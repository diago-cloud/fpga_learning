==> flow/design.v <==
`timescale 1ns/1ns
module LED_PWM 
#(
    parameter CNT_1US_MAX = 49,
    parameter CNT_1MS_MAX = 999,
    parameter CNT_1S_MAX = 999
) 
(
    input               clk,
    input               rst_n,
    output reg [3:0]    LED
);
reg [7:0]  cnt_1us;
reg [11:0] cnt_1ms;
reg [11:0]  cnt_1s;
reg         cnt_en;
always @(posedge clk or negedge rst_n) begin
    if (!rst_n) begin
        cnt_1us<=0;
    end
    else if (cnt_1us==CNT_1US_MAX) begin
        cnt_1us<=0;
    end
    else begin
        cnt_1us<=cnt_1us+1'b1;
    end
end
always @(posedge clk or negedge rst_n) begin
    if (!rst_n) begin
        cnt_1ms<=0;
    end
    else if ((cnt_1ms==CNT_1MS_MAX)&&(cnt_1us==CNT_1US_MAX)) begin
        cnt_1ms<=0;
    end
    else if (cnt_1us==CNT_1US_MAX) begin
        cnt_1ms<=cnt_1ms+1'b1;
    end
end
always @(posedge clk or negedge rst_n)begin
    if (!rst_n) begin
        cnt_1s<=0;
    end
    else if((cnt_1s==CNT_1S_MAX)&&(cnt_1ms==CNT_1MS_MAX)&&(cnt_1us==CNT_1US_MAX))begin
        cnt_1s<=0;
    end
    else if((cnt_1ms==CNT_1MS_MAX)&&(cnt_1us==CNT_1US_MAX)) begin
        cnt_1s<=cnt_1s+1'b1;
    end
end
always @(posedge clk or negedge rst_n) begin
    if(!rst_n) begin
        cnt_en<=0;
    end
    else if((cnt_1s==CNT_1S_MAX)&&(cnt_1ms==CNT_1MS_MAX)&&(cnt_1us==CNT_1US_MAX)) begin
        cnt_en<=~cnt_en;
    end
end
always @(posedge clk or negedge rst_n) begin
    if(!rst_n) begin
        LED<=0;
    end
    else if((cnt_en==1'b0&&cnt_1s>cnt_1ms)||(cnt_en==1'b1&&cnt_1s<cnt_1ms))begin
        LED<=4'b1111;
    end
    else begin
        LED<=0;
    end
end
endmodule
Reports on LED_PWM --
Tool output for the design above, in the order of the flow. Lines are those of the file above, counted from 1. Library cell names are shortened. The mark -- stands for no value.
Inputs: design top LED_PWM, clock port clk, cell library sky130hd, timing corner tt_025C_1v80

Word-level counts --
Counts by Yosys on the flattened word-level netlist (proc, flatten, opt, wreduce; memories kept). Register bits leave out memories and registers merged into their read ports (data or address). Print and check cells are left out. Cells with the same type and inputs are merged into one.
Bit counts: output and inout port bits 4, register bits 37, elaborated cells 28, bits of input ports 2
Operators by class: reduce/logical cells 8, $add $sub $neg 3, muxes and demuxes 6, bitwise operators 1, eq/ne operators 3, order comparisons 2
Operators with widths (number):
- two-way mux 12 bit | 4
- adder 12 x 1 -> 12 bit with constant B | 2
- == test 12 x 10 -> 1 bit with constant B | 2
- greater-than comparator 12 bit | 1
- less-than comparator 12 bit | 1
- adder 8 x 1 -> 8 bit with constant B | 1
- == test 8 x 6 -> 1 bit with constant B | 1
- two-way mux 8 bit | 1
- logical AND 1 bit | 5
- nonzero test 2 bit | 2
- two-way mux 4 bit | 1
- logical OR 1 bit | 1
- inverter 1 bit | 1

Logic depth --
Longest topological path by Yosys (ltp), each cell counted once; first at word level (registers and memories cut), then after technology mapping (sequential cells cut; the memories' decode and read muxes count).
Depth: word-level depth 4, ABC_AREA 0, gate-level depth with buffers 7, mapped depth without buffers 6

Mapped cells and area --
Yosys stat after the flow's synthesis: flattened, memories mapped to cells. It holds for the ABC_AREA given above (unset counts as 0); a run with the other value may have another netlist. The area totals of this step are shown rounded.
Cell types:
- dfrtp_1 | number 34, total area 850.816 um^2
- ha_1 | number 16, total area 200.192 um^2
- xnor2_1 | number 15, total area 131.376 um^2
- nand4_1 | number 12, total area 75.072 um^2
- nand3_1 | number 14, total area 70.067 um^2
- nor2_1 | number 17, total area 63.811 um^2
- nand2_1 | number 15, total area 56.304 um^2
- inv_1 | number 14, total area 52.55 um^2
- nor4_1 | number 7, total area 43.792 um^2
- a211oi_1 | number 5, total area 37.536 um^2
- and4_1 | number 4, total area 35.034 um^2
- mux2_2 | number 3, total area 33.782 um^2
- a31oi_1 | number 5, total area 31.28 um^2
- and3_1 | number 5, total area 31.28 um^2
- mux2i_1 | number 3, total area 30.029 um^2
- xor2_1 | number 3, total area 26.275 um^2
- nor3_1 | number 5, total area 25.024 um^2
- o21ai_0 | number 5, total area 25.024 um^2
Not listed: further types 18, cells in them 26.
Mapped netlist: area of sequential cells 850 um^2, buffer cells 8, mapped area 2000 um^2, flip-flops 34, mapped cells 208

Path before layout --
Path of least setup slack by OpenSTA after synthesis, without wires, with an ideal clock, recovery checks aside; 20% of the period is set as input and as output delay. Where synthesis merged equal registers, the netlist keeps one of their names.
Path post-synthesis: kind flip-flop to flip-flop, start register cnt_1us[1], end register cnt_1s[10], path slack 0.511 ns, required time 2.695 ns, arrival time 2.185 ns, period 2.82 ns, launch time at the first pin 0.000 ns, driving pins on the path 8, buffers on the path 1, setup time 0.125 ns, path delay 2.310 ns, synthesis period reached 2.309 ns
"path delay" = arrival - input delay + setup time. "driving pins on the path" counts driving pins, that of a launching flip-flop among them; a cell with two outputs on the path counts twice. "synthesis period reached" is the clock period less the worst setup slack; recovery checks do not enter. This is arithmetic on one report: input and output delays are still those of the set period (20% each). The rows between start and end are the longest chain of elaborated cells between them; the timing report does not say that the signal goes this way. Where chains are equally long, one stands for them. A line is the first line of the expression or statement that the cell stems from. Yosys adds cells for indexed reads and writes and turns some case tables into memories. At most two assigning lines are given for a register; there are more.
Between the ends, post-synthesis: cell sequence dfrtp_1 -> inv_1 -> ha_1 -> or4b_1 -> buf_2 -> or3_1 -> nor4_1 -> mux2_2, length of the longest elaborated chain 4, elaborated cells between the ends (all ways) 6, classes of those cells eq/ne (1); mux (2); reduce/logical (3)
RTL lines, path post-synthesis:
- start, declared | line 13 | reg [7:0]  cnt_1us;
- start, assigned | line 19 | cnt_1us<=0;
- start, assigned | line 25 | cnt_1us<=cnt_1us+1'b1;
- == test 8 x 6 -> 1 bit | line 46 | else if((cnt_1ms==CNT_1MS_MAX)&&(cnt_1us==CNT_1US_MAX)) begin
- logical AND 1 bit | line 46
- two-way mux 12 bit | line 46
- two-way mux 12 bit | line 43 | else if((cnt_1s==CNT_1S_MAX)&&(cnt_1ms==CNT_1MS_MAX)&&(cnt_1us==CNT_1US_MAX))begin
- end, assigned | line 44 | cnt_1s<=0;
- end, assigned | line 47 | cnt_1s<=cnt_1s+1'b1;
- end, declared | line 15 | reg [11:0]  cnt_1s;

Timing after layout --
From the final timing report of flow run A: the path of least setup slack in the routed layout; clock arrival at registers is part of the times.
Path post-layout: kind flip-flop to flip-flop, start register cnt_1ms[6], end register LED[2], launch time at the first pin 0.29 ns, arrival time 2.27 ns, required time 2.19 ns, driving pins on the path 7, buffers on the path 0, setup time 0.11 ns, path slack -0.08 ns, period 2.01 ns
The rows between start and end are the longest chain of elaborated cells between them; the timing report does not say that the signal goes this way. Where chains are equally long, one stands for them. At most two assigning lines are given for a register; there are more.
Between the ends, post-layout: cell sequence dfrtp_1 -> inv_1 -> ha_1 -> a211oi_1 -> a211oi_1 -> a2111oi_4 -> mux2_4, length of the longest elaborated chain 4, elaborated cells between the ends (all ways) 6, source lines of those cells 1, classes of those cells compare (2); mux (1); reduce/logical (3)
RTL lines, path post-layout:
- start, declared | line 14 | reg [11:0] cnt_1ms;
- start, assigned | line 30 | cnt_1ms<=0;
- start, assigned | line 36 | cnt_1ms<=cnt_1ms+1'b1;
- greater-than comparator 12 bit | line 62 | else if((cnt_en==1'b0&&cnt_1s>cnt_1ms)||(cnt_en==1'b1&&cnt_1s<cnt_1ms))begin
- logical AND 1 bit | line 62
- logical OR 1 bit | line 62
- two-way mux 4 bit | line 62
- end, assigned | line 60 | LED<=0;
- end, assigned | line 63 | LED<=4'b1111;
- end, declared | line 11 | output reg [3:0]    LED

Memo
Re: implementation data of LED_PWM

Below are 2 stored runs of the flow (Yosys, OpenROAD; platform sky130hd) on LED_PWM, each with its settings and what was measured, unordered. Constraints: input delay and output delay 20% of the set period each, output load 0.01 pF.
"period achieved": clock period set for the run, less the worst setup slack. It is reckoned from that one timing run; input and output delays stay at 20% of the period that was set.
"time on the worst setup path": the worst setup path's part of the clock period (all of it between registers, 20% less for each end at a port) less its slack. A launch clock that arrives late makes it longer, a capture clock that arrives late makes it shorter.
"total power after layout": no workload was simulated; the value follows from the tool's default switching activity.
Measured values are rounded.

[flow run A] flow files
==> flow/run.sh <==
#!/bin/bash
# the make line also repeats the synthesis and layout settings of config.mk as NAME=value (left out here)
make -C /OpenROAD-flow-scripts/flow DESIGN_CONFIG=/design/flow/config.mk WORK_HOME=/design/flow/orfs CLKGATE_MAP_FILE= finish
==> flow/config.mk <==
export PLATFORM = sky130hd
export DESIGN_NAME = LED_PWM
export DESIGN_NICKNAME = LED_PWM
export VERILOG_FILES = /design/flow/design.v
export SDC_FILE = /design/flow/constraint.sdc
export NUM_CORES = 4
export LEC_CHECK = 0
export CAP_MARGIN = 20
export CORE_ASPECT_RATIO = 1.05
export CORE_MARGIN = 2
export CORE_UTILIZATION = 40
export GPL_TIMING_DRIVEN = 1
export MAX_ROUTING_LAYER = met5
export MIN_ROUTING_LAYER = met2
export PLACE_DENSITY_LB_ADDON = 0.14
export SETUP_SLACK_MARGIN = 0.15
export SLEW_MARGIN = 30
==> flow/constraint.sdc <==
create_clock -name core_clock -period 2.01 [get_ports {clk}]
set_input_delay 0.4020 -clock core_clock [delete_from_list [all_inputs] [get_ports {clk}]]
set_output_delay 0.4020 -clock core_clock [all_outputs]
set_load 0.01 [all_outputs]

[flow run A] result: total negative slack -0.21 ns; standard-cell area after layout 2700 um^2; total power after layout 1.2 mW; worst setup slack after layout -0.080 ns; time on the worst setup path 2.09 ns; worst setup path type flip-flop to flip-flop; chip area in the Yosys report 2000 um^2; die outline area 5600 um^2; worst-case hold slack 0.50 ns; period achieved 2.090 ns; utilization after routing 0.57

[flow run B] flow files
==> flow/run.sh <==
#!/bin/bash
# the make line also repeats the synthesis and layout settings of config.mk as NAME=value (left out here)
make -C /OpenROAD-flow-scripts/flow DESIGN_CONFIG=/design/flow/config.mk WORK_HOME=/design/flow/orfs CLKGATE_MAP_FILE= finish
==> flow/config.mk <==
export PLATFORM = sky130hd
export DESIGN_NAME = LED_PWM
export DESIGN_NICKNAME = LED_PWM
export VERILOG_FILES = /design/flow/design.v
export SDC_FILE = /design/flow/constraint.sdc
export NUM_CORES = 4
export LEC_CHECK = 0
export CAP_MARGIN = 20
export CORE_MARGIN = 2
export CORE_UTILIZATION = 40
export SLEW_MARGIN = 20
==> flow/constraint.sdc <==
create_clock -name core_clock -period 3.55 [get_ports {clk}]
set_input_delay 0.7100 -clock core_clock [delete_from_list [all_inputs] [get_ports {clk}]]
set_output_delay 0.7100 -clock core_clock [all_outputs]
set_load 0.01 [all_outputs]

[flow run B] result: total negative slack 0.000 ns; standard-cell area after layout 2200 um^2; total power after layout 0.76 mW; worst setup slack after layout 0.91 ns; time on the worst setup path 2.64 ns; worst setup path type flip-flop to flip-flop; chip area in the Yosys report 2000 um^2; die outline area 5600 um^2; worst-case hold slack 0.47 ns; period achieved 2.636 ns; utilization after routing 0.46
