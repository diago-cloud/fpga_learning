==> flow/design.v <==
`timescale 1ns/1ns
module LED_Water 
#(
    parameter COUNT_1S=28'd49_999_999,
    parameter COUNT_2S=28'd99_999_999, 
    parameter COUNT_3S=28'd149_999_999, 
    parameter COUNT_4S=28'd199_999_999 
)
(
    input            clk,
    input            rst_n,
    output reg [3:0] LED
);
reg [27:0]  counter;
always @(posedge clk or negedge rst_n) begin
    if (!rst_n) 
        counter<=0;
    else if (counter==COUNT_4S) 
        counter<=0;
    else 
        counter<=counter+1'b1;
end
always @(posedge clk or negedge rst_n) begin
    if (!rst_n) 
        LED<=0;   
    else if (counter==COUNT_1S) 
        LED<=4'b1000;   
    else if (counter==COUNT_2S) 
        LED<=4'b0100;   
    else if (counter==COUNT_3S)
        LED<=4'b0010;    
    else if (counter==COUNT_4S)
        LED<=4'b0001;    
end
endmodule
* Step by step through the tools: LED_Water
The steps from the RTL of LED_Water to its reports follow in flow order.
Lines are those of the file above, counted from 1.
Cell names lack the library's common part.
The mark -- stands for no value.
- Design top :: LED_Water
- Clock :: clk
- Library :: sky130hd
- Corner :: tt_025C_1v80

* Word-level counts
Source: Yosys, flattened and elaborated, memories not mapped. Widths are those after wreduce. Registers that Yosys merges into a memory's read port (data or address) are not register bits. Print and check cells do not count. Equal cells are merged and count once.
- Latch bits :: 0
- Memory bits (writable) :: 0
- Output and inout port bits :: 4
- Input port bits :: 2
- Register bits :: 32
- Clocked read ports x word width :: 0
- Memory cells :: 0
- Bits in read-only memories :: 0
- Cells after elaboration :: 13
- Divide/modulo/power cells :: 0
- $mul :: 0
- Shift-type cells :: 0
- Reduce/logical cells :: 1
- Add/sub/neg operators :: 1
- Magnitude comparators :: 0
- Equal/unequal tests :: 4
- Bitwise gates (word level) :: 0
- Multiplexer cells :: 5
** Operators by type and width (number)
- 28-bit equality test with constant B :: 2
- 28-bit by 1-bit adder with 28-bit output with constant B :: 1
- 28-bit by 26-bit equality test with 1-bit output with constant B :: 1
- 28-bit by 27-bit equality test with 1-bit output with constant B :: 1
- 28-bit 2-to-1 mux :: 1
- 4-bit 2-to-1 mux :: 4
- 4-bit nonzero test :: 1

* Depth
Longest topological path by Yosys (ltp), each cell counted once; first at word level (registers and memories cut), then after technology mapping (sequential cells cut; the memories' decode and read muxes count).
- Depth after elaboration :: 5
- ABC_AREA :: 1
- Mapped depth :: 10
- Gate-level depth less buffers :: 10

* After synthesis
The flow's flattened synthesis, as Yosys stat reports it; memories are mapped. The netlist is that of the ABC_AREA named above (0 if unset); the other value can give another one.
- Buffer cells :: 3
- Chip area (Yosys) :: 2134.5 um^2
- Mapped cells :: 316
- Sequential area :: 800.8 um^2
- Mapped flip-flops :: 32
** Cell types
- dfrtp_1 :: number 32, area in all 800.768 um^2
- nand2_1 :: number 72, area in all 270.259 um^2
- nor2_1 :: number 58, area in all 217.709 um^2
- inv_1 :: number 49, area in all 183.926 um^2
- nand3_1 :: number 28, area in all 140.134 um^2
- nor2_2 :: number 13, area in all 81.328 um^2
- xor2_1 :: number 7, area in all 61.309 um^2
- nor3_1 :: number 11, area in all 55.053 um^2
- nor2_4 :: number 4, area in all 45.043 um^2
- nand2_2 :: number 7, area in all 43.792 um^2
- a21oi_1 :: number 6, area in all 30.029 um^2
- o21ai_0 :: number 6, area in all 30.029 um^2
- nand2_4 :: number 2, area in all 22.522 um^2
- nand3_2 :: number 2, area in all 20.019 um^2
- nor3_2 :: number 2, area in all 20.019 um^2
- nand4_1 :: number 3, area in all 18.768 um^2
- nand3_4 :: number 1, area in all 17.517 um^2
- inv_2 :: number 4, area in all 15.014 um^2
Other cell types: 7; their cells: 9.

* Worst setup path after synthesis
OpenSTA on the mapped netlist: ideal clock, no wires. The path of least setup slack (recovery checks aside). Input and output delay are each 20% of the period. Register names are those of the netlist, which keeps one name where synthesis merged equal registers.
- Kind :: flip-flop to flip-flop
- Start point :: reg counter[0]
- End point :: reg counter[15]
- Time at the first pin :: 0.000 ns
- Path slack :: 0.422 ns
- Delay of the path :: 1.368 ns
- Required time :: 1.702 ns
- Path buffers :: 0
- Arrival :: 1.280 ns
- Stages on the path :: 9
- Setup time :: 0.088 ns
- Clock period :: 1.79 ns
- Period reached after synthesis :: 1.368 ns
"delay of the path" is the arrival time less input delay plus setup time.
"stages on the path": output pins that drive a net of the path, with the launching flip-flop's if there is one; two outputs of one cell count as two.
"period reached after synthesis" = period - worst setup slack (recovery checks aside). The figure is calculated, with input and output delays left at 20% of the set period.
Between the ends stands the longest chain of elaborated cells between them, by number of cells; it is not shown to be the way that was timed. Of several equally long chains one is given.
Each line given opens the expression or statement behind the cell; cells for indexed reads and writes are added by Yosys, which also makes memories of some case tables.
At most two assigning lines are given for a register; there are more.
- Cells stage by stage :: dfrtp_1 -> ha_1 -> nand3_1 -> inv_2 -> nand2_4 -> nor2_2 -> nand2_4 -> clkinv_4 -> nor3b_1
- Length of the longest elaborated chain :: 2
- Elaborated cells on any way between the ends :: 3
- Those cells by class :: add/sub: 1; eq/ne: 1; mux: 1
** Ends and longest elaborated chain, post-synthesis
- start: declaration :: line 14 : reg [27:0]  counter;
- start: assignment :: line 17 : counter<=0;
- start: assignment :: line 21 : counter<=counter+1'b1;
- 28-bit by 1-bit adder with 28-bit output :: line 21
- 28-bit 2-to-1 mux :: line 18 : else if (counter==COUNT_4S)
- end: assignment :: line 17
- end: assignment :: line 21
- end: declaration :: line 14

* Worst path after layout
Path of least setup slack in the final report of flow run 1 (OpenROAD, finished layout, wires in). Where an end is a register, its clock arrival counts in the times.
- Kind :: flip-flop to flip-flop
- Start point :: reg counter[8]
- End point :: reg LED[1]
- Setup time :: 0.10 ns
- Path buffers :: 1
- Clock period :: 1.48 ns
- Time at the first pin :: 0.29 ns
- Required time :: 1.68 ns
- Path slack :: -0.13 ns
- Arrival :: 1.81 ns
- Stages on the path :: 10
Between the ends stands the longest chain of elaborated cells between them, by number of cells; it is not shown to be the way that was timed. Of several equally long chains one is given.
At most two assigning lines are given for a register; there are more.
- Cells stage by stage :: dfrtp_1 -> buf_4 -> inv_1 -> nand3_4 -> nor2_2 -> nand2_1 -> inv_2 -> nand2_4 -> nand2_1 -> nor2_1
- Length of the longest elaborated chain :: 5
- Elaborated cells on any way between the ends :: 9
- Those cells by class :: eq/ne: 4; mux: 4; reduce/logical: 1
** Ends and longest elaborated chain, after layout
- start: declaration :: line 14 : reg [27:0]  counter;
- start: assignment :: line 17 : counter<=0;
- start: assignment :: line 21 : counter<=counter+1'b1;
- 28-bit equality test :: line 32 : else if (counter==COUNT_4S)
- 4-bit 2-to-1 mux :: line 32
- 4-bit 2-to-1 mux :: line 30 : else if (counter==COUNT_3S)
- 4-bit 2-to-1 mux :: line 28 : else if (counter==COUNT_2S)
- 4-bit 2-to-1 mux :: line 26 : else if (counter==COUNT_1S)
- end: assignment :: line 25 : LED<=0;
- end: assignment :: line 27 : LED<=4'b1000;
- end: declaration :: line 12 : output reg [3:0] LED

Subject: flow runs of LED_Water

Hi,

Design LED_Water on sky130hd. What follows are 2 stored runs of the flow, each under its own settings; their order means nothing. The constraints put input and output delay at 20% of the set period each and load the outputs with 0.01 pF.
By "clock period reached" is meant the clock period of the run minus its worst setup slack. This is arithmetic on one report: input and output delays are still those of the set period (20% each).
"critical setup path time" means the part of the period allowed to the worst setup path (the constraints hold back 20% at inputs and 20% at outputs) less its slack; where the path has registers, the arrival times of their clocks count too.
"power consumption" is the tool's figure for a default switching activity; nothing was simulated.

* Flow run 1
** Files
==> flow/run.sh <==
#!/bin/bash
# the make line also repeats the synthesis and layout settings of config.mk as NAME=value (left out here)
make -C /OpenROAD-flow-scripts/flow DESIGN_CONFIG=/design/flow/config.mk WORK_HOME=/design/flow/orfs CLKGATE_MAP_FILE= finish
==> flow/config.mk <==
export PLATFORM = sky130hd
export DESIGN_NAME = LED_Water
export DESIGN_NICKNAME = LED_Water
export VERILOG_FILES = /design/flow/design.v
export SDC_FILE = /design/flow/constraint.sdc
export NUM_CORES = 4
export LEC_CHECK = 0
export ABC_AREA = 1
export CAP_MARGIN = 20
export CORE_ASPECT_RATIO = 1.38
export CORE_MARGIN = 2
export CORE_UTILIZATION = 35
export MAX_ROUTING_LAYER = met4
export MIN_ROUTING_LAYER = met1
export PLACE_DENSITY = 0.95
export SETUP_SLACK_MARGIN = 0.22
export SLEW_MARGIN = 20
==> flow/constraint.sdc <==
create_clock -name core_clock -period 1.48 [get_ports {clk}]
set_input_delay 0.2960 -clock core_clock [delete_from_list [all_inputs] [get_ports {clk}]]
set_output_delay 0.2960 -clock core_clock [all_outputs]
set_load 0.01 [all_outputs]
** Results
- Power consumption :: 0.001844 W
- Standard-cell area of the final layout :: 3230.6 um^2
- Utilization of the finished layout :: 0.547
- Die size :: 6747.8 um^2
- Critical setup path time :: 1.61 ns
- Critical path type :: flip-flop to flip-flop
- Setup TNS :: -0.747 ns
- Yosys chip area after synthesis :: 2134.5 um^2
- Worst setup slack after layout :: -0.133 ns
- Clock period reached :: 1.613 ns

* Flow run 2
** Files
==> flow/run.sh <==
#!/bin/bash
# the make line also repeats the synthesis and layout settings of config.mk as NAME=value (left out here)
make -C /OpenROAD-flow-scripts/flow DESIGN_CONFIG=/design/flow/config.mk WORK_HOME=/design/flow/orfs CLKGATE_MAP_FILE= finish
==> flow/config.mk <==
export PLATFORM = sky130hd
export DESIGN_NAME = LED_Water
export DESIGN_NICKNAME = LED_Water
export VERILOG_FILES = /design/flow/design.v
export SDC_FILE = /design/flow/constraint.sdc
export NUM_CORES = 4
export LEC_CHECK = 0
export ABC_AREA = 0
export CAP_MARGIN = 20
export CELL_PAD_IN_SITES_DETAIL_PLACEMENT = 0
export CORE_MARGIN = 2
export CORE_UTILIZATION = 58
export GPL_ROUTABILITY_DRIVEN = 0
export MIN_ROUTING_LAYER = met2
export PLACE_DENSITY_LB_ADDON = 0.06
export SLEW_MARGIN = 20
==> flow/constraint.sdc <==
create_clock -name core_clock -period 1.25 [get_ports {clk}]
set_input_delay 0.2500 -clock core_clock [delete_from_list [all_inputs] [get_ports {clk}]]
set_output_delay 0.2500 -clock core_clock [all_outputs]
set_load 0.01 [all_outputs]
** Results
- Power consumption :: 0.0019 W
- Standard-cell area of the final layout :: 2582.5 um^2
- Utilization of the finished layout :: 0.928
- Die size :: 3419.9 um^2
- Critical setup path time :: 2.46 ns
- Critical path type :: flip-flop to flip-flop
- Setup TNS :: -19.055 ns
- Yosys chip area after synthesis :: 1721.7 um^2
- Worst setup slack after layout :: -1.213 ns
- Clock period reached :: 2.463 ns

Regards
